==> flow/design.v <==
`timescale 1ns / 1ps
module Cosine(
    input clock,
	input [31:0] a_in,
	output reg [31:0] cos	
    );
    reg Input_1_sign, Input_2_sign, Adder_Float_sign, temp_sign;
    reg [7:0] Input_1_exp, Input_2_exp, Adder_Float_exp, Inputs_exp_diff;
    reg [23:0] Input_1_mnt, Input_2_mnt, Larger_Input_mnt, Smallerr_Input_mnt;
    reg [24:0] Adder_Float_mnt;
	reg Multiplier_Float_sign;
    reg [7:0]  Multiplier_Float_exp;
    reg [47:0] Multiplier_Float_mnt, temp_mnt;
	reg [22:0] Divider_Float_mnt;
    reg [7:0]  Divider_Float_exp;
    reg Divider_Float_sign;
    reg [24:0] partial_remainder, temp_remainder;
    reg [8:0] temp_exp; 
    reg [25:0] quotient;
	reg [31:0] Adder_Float, Subtractor_Float, Multiplier_Float, Divider_Float;
    reg [31:0] t1, t2, t3;
    integer i_for;
    reg [4:0] state = 'b11000;
    reg [4:0] temp_state;
    always @(posedge clock)
    begin
    case (state)
	'b0:
    begin
        Input_1_sign = Input_1[31];
        Input_2_sign = Input_2[31];
        Input_1_exp = Input_1[30:23];
        Input_2_exp = Input_2[30:23];
        Input_1_mnt[22:0] = a[22:0];
        Input_2_mnt[22:0] = b[22:0];
        if(Input_1_exp == Input_2_exp)
        begin
            Larger_Input_mnt = Input_1_mnt;
            Smallerr_Input_mnt = Input_2_mnt;
            Adder_Float_exp = Input_1_exp + 1'b1;
            Adder_Float_sign = Input_1_sign;
        end
        else if(Input_1_exp > Input_2_exp)
        begin
            Inputs_exp_diff = Input_1_exp - Input_2_exp;
            Larger_Input_mnt = Input_1_mnt;
            Smallerr_Input_mnt = Input_2_mnt >> Inputs_exp_diff;  
            Adder_Float_exp = Input_1_exp + 1'b1;
            Adder_Float_sign = Input_1_sign;
        end
        else
        begin
            Inputs_exp_diff = Input_2_exp - Input_1_exp;
            Larger_Input_mnt = Input_2_mnt;
            Smallerr_Input_mnt = Input_1_mnt >> Inputs_exp_diff;  
            Adder_Float_exp = Input_2_exp + 1'b1;
            Adder_Float_sign = Input_2_sign;
        end
        temp_sign = Input_1_sign ^ Input_2_sign;
        state = 'b1;
    end
    'b1:
    begin
        if(temp_sign == 0)  
        begin
			Adder_Float_mnt = Larger_Input_mnt + Smallerr_Input_mnt;
			Adder_Float_sign = Input_1_sign;
        end
        else			    
        begin
			if(Larger_Input_mnt >= Smallerr_Input_mnt)
				Adder_Float_mnt = Larger_Input_mnt - Smallerr_Input_mnt;
			else
				Adder_Float_mnt = Smallerr_Input_mnt - Larger_Input_mnt;
        end
        if(Input_1_sign == 0 && Input_2_sign == 0)				 
			Adder_Float_sign = 1'b0;
        else if (Input_1_sign == 1 && Input_2_sign == 1)		 
			Adder_Float_sign = 1'b1;
        else if (Input_1_sign == 0 && Input_2_sign == 1)		 
        begin
			if(Input_1_exp < Input_2_exp || ((Input_1_exp == Input_2_exp) && (Input_1_mnt < Input_2_mnt)))
				Adder_Float_sign = 1'b1;						 
			else
				Adder_Float_sign = 1'b0;						 
        end 
        else
        begin
			if(Input_1_exp < Input_2_exp || ((Input_1_exp == Input_2_exp) && (Input_1_mnt < Input_2_mnt)))
				Adder_Float_sign = 1'b0;						 
			else
				Adder_Float_sign = 1'b1;						 
        end
        state = 'b10;
    end
    'b10:
    begin
        for(i_for = 0; i_for < 12; i_for = i_for + 1)
            if (Adder_Float_mnt[24] == 0)
            begin
                Adder_Float_mnt = Adder_Float_mnt << 1;
                Adder_Float_exp = Adder_Float_exp - 1;
            end
        state = 'b11;
    end
    'b11:
    begin
        for(i_for = 12; i_for < 24; i_for = i_for + 1)
            if (Adder_Float_mnt[24] == 0)
            begin
                Adder_Float_mnt = Adder_Float_mnt << 1;
                Adder_Float_exp = Adder_Float_exp - 1;
            end
        if(a[30:0] == 31'b0)
            Adder_Float = Input_2[31:0];
        else if (Input_2[30:0] == 31'b0)
            Adder_Float = Input_1[31:0];
        else
            Adder_Float = {Adder_Float_sign, Adder_Float_exp, Adder_Float_mnt[23:1]};
			state = temp_state;
    end
	'b100:
	begin
		if (Input_2[30:0] == 31'b0)
		begin
			Subtractor_Float = Input_1[31:0];
		end
		else if(Input_1[31:0] == Input_2[31:0])
		begin
			Subtractor_Float = 32'b0;
		end
		else
		begin
			Input_2[31:0] ={{!Input_2[31]}, {Input_2[30:0]}};
			state = 'b0;
		end
	end
	'b101:
    begin
        Input_1_sign = Input_1[31];
        Input_2_sign = Input_2[31]; 
        Input_1_exp = Input_1[30:23];
        Input_2_exp = Input_2[30:23];
        Input_1_mnt[22:0] = Input_1[22:0];
        Input_2_mnt[22:0] = Input_2[22:0];
        Multiplier_Float_exp = Input_1_exp + Input_2_exp;
        Multiplier_Float_exp = Multiplier_Float_exp - 8'b01111110;		
        state = 'b110;
    end
    'b110:
    begin
        if (Input_1 != 0 || Input_2 != 0)
        begin
            temp_mnt = Input_1_mnt * Input_2_mnt;	 
            Multiplier_Float_mnt = temp_mnt[47:24];
        end
        state = 'b111;
    end
    'b111:
    begin
        if(Multiplier_Float_mnt == 0)
        begin
            Multiplier_Float = 32'b0;
            state = 'b1001;
        end
        else
        begin
            for(i_for = 0; i_for < 12; i_for = i_for + 1)
                if(Multiplier_Float_mnt[23] == 0)
                begin
                    Multiplier_Float_mnt = Multiplier_Float_mnt << 1;
                    Multiplier_Float_exp = Multiplier_Float_exp - 1;
                end
            state = 'b1000;
        end
    end
    'b1000:
    begin
        for(i_for = 12; i_for < 23; i_for = i_for + 1)
            if (Multiplier_Float_mnt[23] == 0)
            begin
                Multiplier_Float_mnt = Multiplier_Float_mnt << 1;
                Multiplier_Float_exp = Multiplier_Float_exp - 1;
            end
        state = 'b1001;
    end
    'b1001:
    begin
        Multiplier_Float_sign = Input_1_sign ^ Input_2_sign;	 
        if(Input_1[30:0] == 31'b0 || Input_2[30:0] == 31'b0) 	 
            Multiplier_Float = 32'b0;
        else
            Multiplier_Float = {sign, Multiplier_Float_exp, Multiplier_Float_mnt[22:0]};
			state = temp_state;
    end
	'b1010:
    begin
        Input_1_mnt = Input_1[22:0];
        Input_1_exp = Input_1[30:23];
        Input_1_sign = Input_1[31];
        Input_2_mnt = Input_2[22:0];
        Input_2_exp = Input_2[30:23];
        Input_2_sign = Input_2[31];
        Divider_Float_sign = Input_1_sign ^ Input_2_sign;	 
        if(Input_2_exp == 255)								 
        begin
            Divider_Float_exp = 'b0;
            Divider_Float_mnt = 'b0;
        end
        else if(Input_2_exp == 0 || Input_1_exp == 255)		 
        begin
            Divider_Float_exp = 'b11111111;
            Divider_Float_mnt = 'b0;
        end
        else
        begin
            temp_exp = {{1'b0}, Input_1_exp} - {{1'b0}, Input_2_exp} + 127;
        end
        partial_remainder = {{2'b01}, Input_1_mnt};			 
        i_for = 25;
        state = 'b1011;
    end
    'b1011: 
    begin  
        for(i_for = 25; i_for >= 23; i_for = i_for - 1)
        begin
            temp_remainder = partial_remainder - {{2'b01}, Input_2_mnt};
            if(temp_remainder[24] == 1'b0)
            begin 
                quotient[i_for] = 1'b1;
                partial_remainder = temp_remainder;
            end
            else
            begin
                quotient[i_for] = 1'b0;
            end 
            partial_remainder = {{partial_remainder[23:0]}, {1'b0}};
        end
        state = 'b1100;
    end
    'b1100:
    begin  
        for(i_for = 22; i_for >= 21; i_for = i_for - 1)
        begin
            temp_remainder = partial_remainder - {{2'b01}, Input_2_mnt};
            if(temp_remainder[24] == 1'b0)
            begin 
                quotient[i_for] = 1'b1;
                partial_remainder = temp_remainder;
            end
            else
            begin
                quotient[i_for] = 1'b0;
            end 
            partial_remainder = {{partial_remainder[23:0]}, {1'b0}};
        end
        state = 'b1101;
    end
    'b1101:
    begin 
        for(i_for = 20; i_for >= 19; i_for = i_for - 1)
        begin
            temp_remainder = partial_remainder - {{2'b01}, Input_2_mnt};
            if(temp_remainder[24] == 1'b0)
            begin 
                quotient[i_for] = 1'b1;
                partial_remainder = temp_remainder;
            end
            else
            begin
                quotient[i_for] = 1'b0;
            end 
            partial_remainder = {{partial_remainder[23:0]}, {1'b0}};
        end
        state = 'b1110;
    end    
    'b1110:
    begin
        for(i_for = 18; i_for >= 17; i_for = i_for - 1)
        begin
            temp_remainder = partial_remainder - {{2'b01}, Input_2_mnt};
            if(temp_remainder[24] == 1'b0)
            begin 
                quotient[i_for] = 1'b1;
                partial_remainder = temp_remainder;
            end
            else
            begin
                quotient[i_for] = 1'b0;
            end 
            partial_remainder = {{partial_remainder[23:0]}, {1'b0}};
        end
        state = 'b1111;
    end
    'b1111:
    begin 
        for(i_for = 16; i_for >= 15; i_for = i_for - 1)
        begin
            temp_remainder = partial_remainder - {{2'b01}, Input_2_mnt};
            if(temp_remainder[24] == 1'b0)
            begin 
                quotient[i_for] = 1'b1;
                partial_remainder = temp_remainder;
            end
            else
            begin
                quotient[i_for] = 1'b0;
            end 
            partial_remainder = {{partial_remainder[23:0]}, {1'b0}};
        end
        state = 'b10000;
    end
    'b10000: 
    begin 
        for(i_for = 14; i_for >= 13; i_for = i_for - 1)
        begin
            temp_remainder = partial_remainder - {{2'b01}, Input_2_mnt};
            if(temp_remainder[24] == 1'b0)
            begin 
                quotient[i_for] = 1'b1;
                partial_remainder = temp_remainder;
            end
            else
            begin
                quotient[i_for] = 1'b0;
            end 
            partial_remainder = {{partial_remainder[23:0]}, {1'b0}};
        end
        state = 'b10001;
    end  
    'b10001:
    begin 
        for(i_for = 12; i_for >= 11; i_for = i_for - 1)
        begin
            temp_remainder = partial_remainder - {{2'b01}, Input_2_mnt};
            if(temp_remainder[24] == 1'b0)
            begin 
                quotient[i_for] = 1'b1;
                partial_remainder = temp_remainder;
            end
            else
            begin
                quotient[i_for] = 1'b0;
            end 
            partial_remainder = {{partial_remainder[23:0]}, {1'b0}};
        end
        state = 'b10010;
    end
    'b10010: 
    begin 
        for(i_for = 10; i_for >= 9; i_for = i_for - 1)
        begin
            temp_remainder = partial_remainder - {{2'b01}, Input_2_mnt};
            if(temp_remainder[24] == 1'b0)
            begin 
                quotient[i_for] = 1'b1;
                partial_remainder = temp_remainder;
            end
            else
            begin
                quotient[i_for] = 1'b0;
            end 
            partial_remainder = {{partial_remainder[23:0]}, {1'b0}};
        end
        state = 'b10011;
    end
    'b10011:
    begin 
        for(i_for = 8;i_for >= 7;i_for = i_for - 1)
        begin
            temp_remainder = partial_remainder - {{2'b01}, Input_2_mnt};
            if(temp_remainder[24] == 1'b0)
            begin 
                quotient[i_for] = 1'b1;
                partial_remainder = temp_remainder;
            end
            else
            begin
                quotient[i_for] = 1'b0;
            end 
            partial_remainder = {{partial_remainder[23:0]}, {1'b0}};
        end
        state = 'b10100;
    end    
    'b10100:
    begin
        for(i_for = 6;i_for >= 5;i_for = i_for - 1)
        begin
            temp_remainder = partial_remainder - {{2'b01}, Input_2_mnt};
            if(temp_remainder[24] == 1'b0 )
            begin 
                quotient[i_for] = 1'b1;
                partial_remainder = temp_remainder;
            end
            else
            begin
                quotient[i_for] = 1'b0;
            end 
            partial_remainder = {{partial_remainder[23:0]}, {1'b0}};
        end
        state = 'b10101;
    end
    'b10101:
    begin  
        for(i_for = 4;i_for >= 3;i_for = i_for - 1)
        begin
            temp_remainder = partial_remainder - {{2'b01}, Input_2_mnt};
            if ( temp_remainder[24]==1'b0 )
            begin 
                quotient[i_for]=1'b1;
                partial_remainder = temp_remainder;
            end
            else
            begin
                quotient[i_for]=1'b0;
            end 
            partial_remainder = {{partial_remainder[23:0]}, {1'b0}};
        end
        state = 'b10110;
    end
    'b10110:
    begin  
        for(i_for = 2; i_for >= 0; i_for = i_for - 1)
        begin
            temp_remainder = partial_remainder - {{2'b01}, Input_2_mnt};
            if(temp_remainder[24]==1'b0 )
            begin 
                quotient[i_for] = 1'b1;
                partial_remainder = temp_remainder;
            end
            else
            begin
                quotient[i_for]=1'b0;
            end 
            partial_remainder = {{partial_remainder[23:0]}, {1'b0}};
        end
        state = 'b10111;
    end
    'b10111:
    begin
        quotient = quotient + 1;		 
        if(quotient[25] == 1'b1)
        begin 
            Divider_Float_mnt = quotient[24:2];
        end
        else
        begin
            Divider_Float_mnt = quotient[23:1];
            temp_exp = temp_exp - 1;
        end
        state = 'b11000;
    end
    'b11000:
    begin
        if(temp_exp[8] == 1'b1)
        begin
            if(temp_exp[7] == 1'b1)		 
            begin
                Divider_Float_exp = 'b0;
                Divider_Float_mnt = 'b0;
            end
            else						 
            begin
                Divider_Float_exp = 'b11111111;
                Divider_Float_mnt = 'b0;
            end
        end    
        else
        begin
            Divider_Float_exp = temp_exp[7:0];
        end
        Divider_Float[31:0] = {{Divider_Float_sign}, {Divider_Float_exp}, {Divider_Float_mnt}};
		state = temp_state;
    end
    'b11000:  
    begin
        Input_1 = a_in; 
        Input_2 = a_in;
        state = 'b101;  
        temp_state = 'b11001; 
    end
    'b11001:
    begin
        t1 = Multiplier_Float;
        Input_1 = t1;
        Input_2 = t1;
        state = 'b101;  
        temp_state = 'b11010;
    end
    'b11010:
    begin
        t2 = Multiplier_Float;
        Input_1 = t1;
        Input_2 = 32'b01000000000000000000000000000000;
        state = 'b1010;  
        temp_state = 'b11011;
    end
    'b11011:
    begin
        t1 = Divider_Float;
        Input_1 = t2;
        Input_2 = 32'b01000001110000000000000000000000;
        state = 'b1010;  
        temp_state = 'b11100;
    end
    'b11100:
    begin
        t2 = Divider_Float;
        Input_1 = 32'b00111111100000000000000000000000;
        Input_2 = t1;
        state = 'b101;  
        temp_state = 'b11101;
    end
    'b11101:
    begin
        t1 = Subtractor_Float;
        Input_1 = t1;
        Input_2 = t2;
        state = 'b0;  
        temp_state = 'b11110;
    end
    'b11110:
    begin
        cos = Adder_Float;
    end
	endcase
    end  
endmodule
# Tool chain data of Cosine
# Tool output for the design above, in the order of the flow.
# Line numbers count from 1 in the design file above.
# Operators: Yosys type, input widths -> output width; for muxes data width and select width s.
# Library cell names are shortened.
design:
  design: "Cosine"
  clock_port: "clock"
  lib: "sky130hd"
  corner: "tt_025C_1v80"

# Word-level counts
# Source: Yosys, flattened and elaborated, memories not mapped. Widths are those after wreduce. Registers that Yosys merges into a memory's read port (data or address) are not register bits. Print and check cells do not count. Equal cells are merged and count once.
word_totals:
  regBits: 217
  latch_bits: 0
  mem_bits_rw: 0
  mem_bits_ro: 0
  clocked_rd_ports_x_width: 0
  memories: 0
  inputBits: 33
  output_inout_bits: 32
  elab_cells: 306
classes:
  n_addsub: 25
  mul: 0
  div: 0
  n_cmp: 0
  n_eq: 33
  n_shift: 0
  muxes: 189
  n_logic: 0
  n_reduce_logical: 32
op_table:
  columns: ["cell", "count"]
  rows:
  - ["$mux 48", 56]
  - ["$mux 25", 45]
  - ["$mux 8", 45]
  - ["$sub 8x1->8 const B", 23]
  - ["$pmux 48 s3", 1]
  - ["$pmux 5 s25", 1]
  - ["$eq 5x5->1 const B", 15]
  - ["$pmux 25 s2", 1]
  - ["$logic_not 48->1", 1]
  - ["$pmux 23 s2", 1]
  - ["$mux 23", 2]
  - ["$eq 5x4->1 const B", 8]
  - ["$reduce_bool 2->1", 16]
  - ["$mux 1", 28]
  - ["$add 26x1->26 const B", 1]
  - ["$reduce_bool 25->1", 1]
  - ["$pmux 5 s5", 1]
  - ["$mux 9", 2]
  - ["$pmux 8 s2", 1]
  - ["$eq 5x3->1 const B", 3]
  - ["$reduce_bool 3->1", 4]
  - ["$eq 5x2->1 const B", 2]
  - ["$sub 9x1->9 const B", 1]
  - ["$ne 2x2->1 const B", 4]
  - ["$pmux 1 s4", 2]
  - ["$pmux 1 s2", 3]
  - ["$eq 5x1->1 const B", 1]
  - ["$logic_not 5->1", 1]
# Not listed: further kinds 7, cells in them 9.

# Longest topological paths
# Yosys ltp: most cells in a row. Word level: on the elaborated netlist, between registers, memories and ports. Mapped: between sequential cells and ports; inverters and the memories' decode and read muxes count.
logic_depth:
  word_depth: 36
  ABC_AREA: 0
  mapped_depth: 29

# Netlist
# Yosys stat after the flow's synthesis: flattened, memories mapped to cells. It holds for the ABC_AREA given above (unset counts as 0); a run with the other value may have another netlist.
synth_totals:
  cell_count: 1861
  mapped_area_um2: 15768.9
  sequential_area_um2: 5795.6
  ff_cells: 193
by_type:
  columns: ["cell", "count"]
  rows:
  - ["edfxtp_1", 193]
  - ["mux2i_1", 115]
  - ["nand2_1", 242]
  - ["a21oi_1", 168]
  - ["nor2_1", 216]
  - ["o21ai_0", 144]
  - ["xnor2_1", 56]
  - ["mux2_2", 38]
  - ["clkbuf_1", 110]
  - ["a211oi_1", 35]
  - ["xor2_1", 28]
  - ["o211ai_1", 32]
  - ["nand3_1", 47]
  - ["nor3_1", 39]
  - ["a31oi_1", 28]
  - ["nor4_1", 26]
  - ["ha_1", 12]
  - ["and3_1", 20]
# Not listed: further types 71, cells in them 312.

# Path before layout
# OpenSTA on the mapped netlist: ideal clock, no wires. The path of least setup slack (recovery checks aside). Input and output delay are each 20% of the period. Register names are those of the netlist, which keeps one name where synthesis merged equal registers.
synth_timing:
  path_type: "register to register"
  from: "reg Adder_Float_mnt[24]"
  to: "reg Adder_Float[30]"
  tclk_ns: 9.01
  setup_time_ns: 0.264
  t_arrival_ns: 6.342
  t_required_ns: 8.746
  setup_slack_ns: 2.403
  path_delay_ns: 6.606
  path_stages: 30
  synth_period_reached_ns: 6.607
# "path_delay_ns" = arrival - input delay + setup time.
# "path_stages" counts driving pins, that of a launching flip-flop among them; a cell with two outputs on the path counts twice.
# "synth_period_reached_ns" is the clock period less the worst setup slack; recovery checks do not enter. This is arithmetic on one report: input and output delays are still those of the set period (20% each).
# Between the ends stands the longest chain of elaborated cells between them, by number of cells; it is not shown to be the way that was timed. Of several equally long chains one is given.
# Each line given opens the expression or statement behind the cell; cells for indexed reads and writes are added by Yosys, which also makes memories of some case tables.
# A register here has more assigning lines than the two given.
synth_via:
  path_cell_list: "edfxtp_1 buf_6 buf_2 clkbuf_1 clkbuf_1 buf_1 clkbuf_1 nor2_1 xnor2_1 ha_1 nand2_1 nand2_1 ha_1 mux2i_1 o21ai_0 ha_1 mux2_2 ha_1 nand3_1 xor2_1 xnor3_2 a2111oi_4 nor4_2 or3b_1 a21o_1 a21oi_2 xnor3_1 o31ai_4 o211ai_2 xnor2_1"
  elab_chain_len: 34
synth_rtl:
  columns: ["element", "line_no", "text"]
  rows:
  - ["start: declaration", 10, "reg [24:0] Adder_Float_mnt;"]
  - ["start: assignment", 66, "Adder_Float_mnt = Larger_Input_mnt + Smallerr_Input_mnt;"]
  - ["start: assignment", 72, "Adder_Float_mnt = Larger_Input_mnt - Smallerr_Input_mnt;"]
  - ["$mux 8", 109, "if (Adder_Float_mnt[24] == 0)"]
  - ["$mux 8", 27, "case (state)"]
  - ["$sub 8x1->8", 112, "Adder_Float_exp = Adder_Float_exp - 1;"]
  - ["$mux 8", 109, null]
  - ["$mux 8", 27, null]
  - ["$sub 8x1->8", 112, null]
  - ["$mux 8", 109, null]
  - ["(+20 left out)", null, null]
  - ["$mux 8", 109, null]
  - ["$mux 8", 27, null]
  - ["$sub 8x1->8", 112, null]
  - ["$mux 8", 109, null]
  - ["$mux 8", 27, null]
  - ["$sub 8x1->8", 112, null]
  - ["$mux 8", 109, null]
  - ["end: assignment", 115, "Adder_Float = Input_2[31:0];"]
  - ["end: assignment", 117, "Adder_Float = Input_1[31:0];"]

# Timing after layout
# Path of least setup slack in the final report of flow run 2 (OpenROAD, finished layout, wires in). Where an end is a register, its clock arrival counts in the times.
layout_timing:
  path_type: "register to register"
  from: "reg Adder_Float_exp[1]"
  to: "reg Adder_Float[30]"
  tclk_ns: 6.8
  setup_time_ns: 0.25
  t_arrival_ns: 6.62
  t_required_ns: 6.99
  setup_slack_ns: 0.37
  path_stages: 27
# Between the ends stands the longest chain of elaborated cells between them, by number of cells; it is not shown to be the way that was timed. Of several equally long chains one is given.
# A register here has more assigning lines than the two given.
layout_via:
  path_cell_list: "edfxtp_1 inv_1 ha_1 buf_4 nor2_1 a221oi_1 ha_1 nand2_1 nand2_1 ha_1 mux2i_1 o21ai_0 ha_1 mux2_2 ha_1 nand3_1 xor2_1 xnor3_2 a2111oi_4 nor4_2 or3b_1 a21o_1 a21oi_2 xnor3_1 o31ai_4 o211ai_2 xnor2_1"
  elab_chain_len: 35
layout_rtl:
  columns: ["element", "line_no", "text"]
  rows:
  - ["start: declaration", 8, "reg [7:0] Input_1_exp, Input_2_exp, Adder_Float_exp, Inputs_exp_diff;"]
  - ["start: assignment", 40, "Adder_Float_exp = Input_1_exp + 1'b1;"]
  - ["start: assignment", 48, "Adder_Float_exp = Input_1_exp + 1'b1;"]
  - ["$sub 8x1->8", 112, "Adder_Float_exp = Adder_Float_exp - 1;"]
  - ["$mux 8", 109, "if (Adder_Float_mnt[24] == 0)"]
  - ["$mux 8", 27, "case (state)"]
  - ["$sub 8x1->8", 112, null]
  - ["$mux 8", 109, null]
  - ["$mux 8", 27, null]
  - ["$sub 8x1->8", 112, null]
  - ["(+21 left out)", null, null]
  - ["$mux 8", 109, null]
  - ["$mux 8", 27, null]
  - ["$sub 8x1->8", 112, null]
  - ["$mux 8", 109, null]
  - ["$mux 8", 27, null]
  - ["$sub 8x1->8", 112, null]
  - ["$mux 8", 109, null]
  - ["end: assignment", 115, "Adder_Float = Input_2[31:0];"]
  - ["end: assignment", 117, "Adder_Float = Input_1[31:0];"]

Lab notebook: Cosine

Design Cosine on sky130hd. What follows are 2 stored runs of the flow, each under its own settings; their order means nothing. The constraints put input and output delay at 20% of the set period each and load the outputs with 0.01 pF.
"achieved_clock_period_ns" = clock period - worst setup slack. The figure is calculated, with input and output delays left at 20% of the set period.
"timing.worst_path_ns": the worst setup path's part of the clock period (all of it between registers, 20% less for each end at a port) less its slack. A launch clock that arrives late makes it longer, a capture clock that arrives late makes it shorter.
"total_power_uw" rests on the timing tool's default activity at the inputs, not on a simulated workload.

--- flow run 1 ---
==> flow/run.sh <==
#!/bin/bash
# the make line also repeats the synthesis and layout settings of config.mk as NAME=value (left out here)
make -C /OpenROAD-flow-scripts/flow DESIGN_CONFIG=/design/flow/config.mk WORK_HOME=/design/flow/orfs CLKGATE_MAP_FILE= finish
==> flow/config.mk <==
export PLATFORM = sky130hd
export DESIGN_NAME = Cosine
export DESIGN_NICKNAME = Cosine
export VERILOG_FILES = /design/flow/design.v
export SDC_FILE = /design/flow/constraint.sdc
export NUM_CORES = 4
export LEC_CHECK = 0
export CAP_MARGIN = 10
export CELL_PAD_IN_SITES_DETAIL_PLACEMENT = 2
export CELL_PAD_IN_SITES_GLOBAL_PLACEMENT = 1
export CORE_MARGIN = 2
export CORE_UTILIZATION = 62
export CTS_CLUSTER_SIZE = 77
export GPL_ROUTABILITY_DRIVEN = 0
export PLACE_DENSITY_LB_ADDON = 0.06
export SETUP_SLACK_MARGIN = -0.33
export SLEW_MARGIN = 5
export TNS_END_PERCENT = 25
==> flow/constraint.sdc <==
create_clock -name core_clock -period 9.16 [get_ports {clock}]
set_input_delay 1.8320 -clock core_clock [delete_from_list [all_inputs] [get_ports {clock}]]
set_output_delay 1.8320 -clock core_clock [all_outputs]
set_load 0.01 [all_outputs]

==> results, as YAML <==
outcome: "did not finish, placement stopped with DPL-0033"

--- flow run 2 ---
==> flow/run.sh <==
#!/bin/bash
# the make line also repeats the synthesis and layout settings of config.mk as NAME=value (left out here)
make -C /OpenROAD-flow-scripts/flow DESIGN_CONFIG=/design/flow/config.mk WORK_HOME=/design/flow/orfs CLKGATE_MAP_FILE= finish
==> flow/config.mk <==
export PLATFORM = sky130hd
export DESIGN_NAME = Cosine
export DESIGN_NICKNAME = Cosine
export VERILOG_FILES = /design/flow/design.v
export SDC_FILE = /design/flow/constraint.sdc
export NUM_CORES = 4
export LEC_CHECK = 0
export CAP_MARGIN = 20
export CORE_MARGIN = 2
export CORE_UTILIZATION = 43
export SLEW_MARGIN = 20
==> flow/constraint.sdc <==
create_clock -name core_clock -period 6.8 [get_ports {clock}]
set_input_delay 1.3600 -clock core_clock [delete_from_list [all_inputs] [get_ports {clock}]]
set_output_delay 1.3600 -clock core_clock [all_outputs]
set_load 0.01 [all_outputs]

==> results, as YAML <==
results:
  setup_ws_ns: 0.372
  finalUtil_pct: 47.5
  total_power_uw: 2395
  timing.worst_path_ns: 6.43
  path_kind: "register to register"
  achieved_clock_period_ns: 6.428
  ys_area_um2: 15768.9
  dieArea_um2: 38220.2
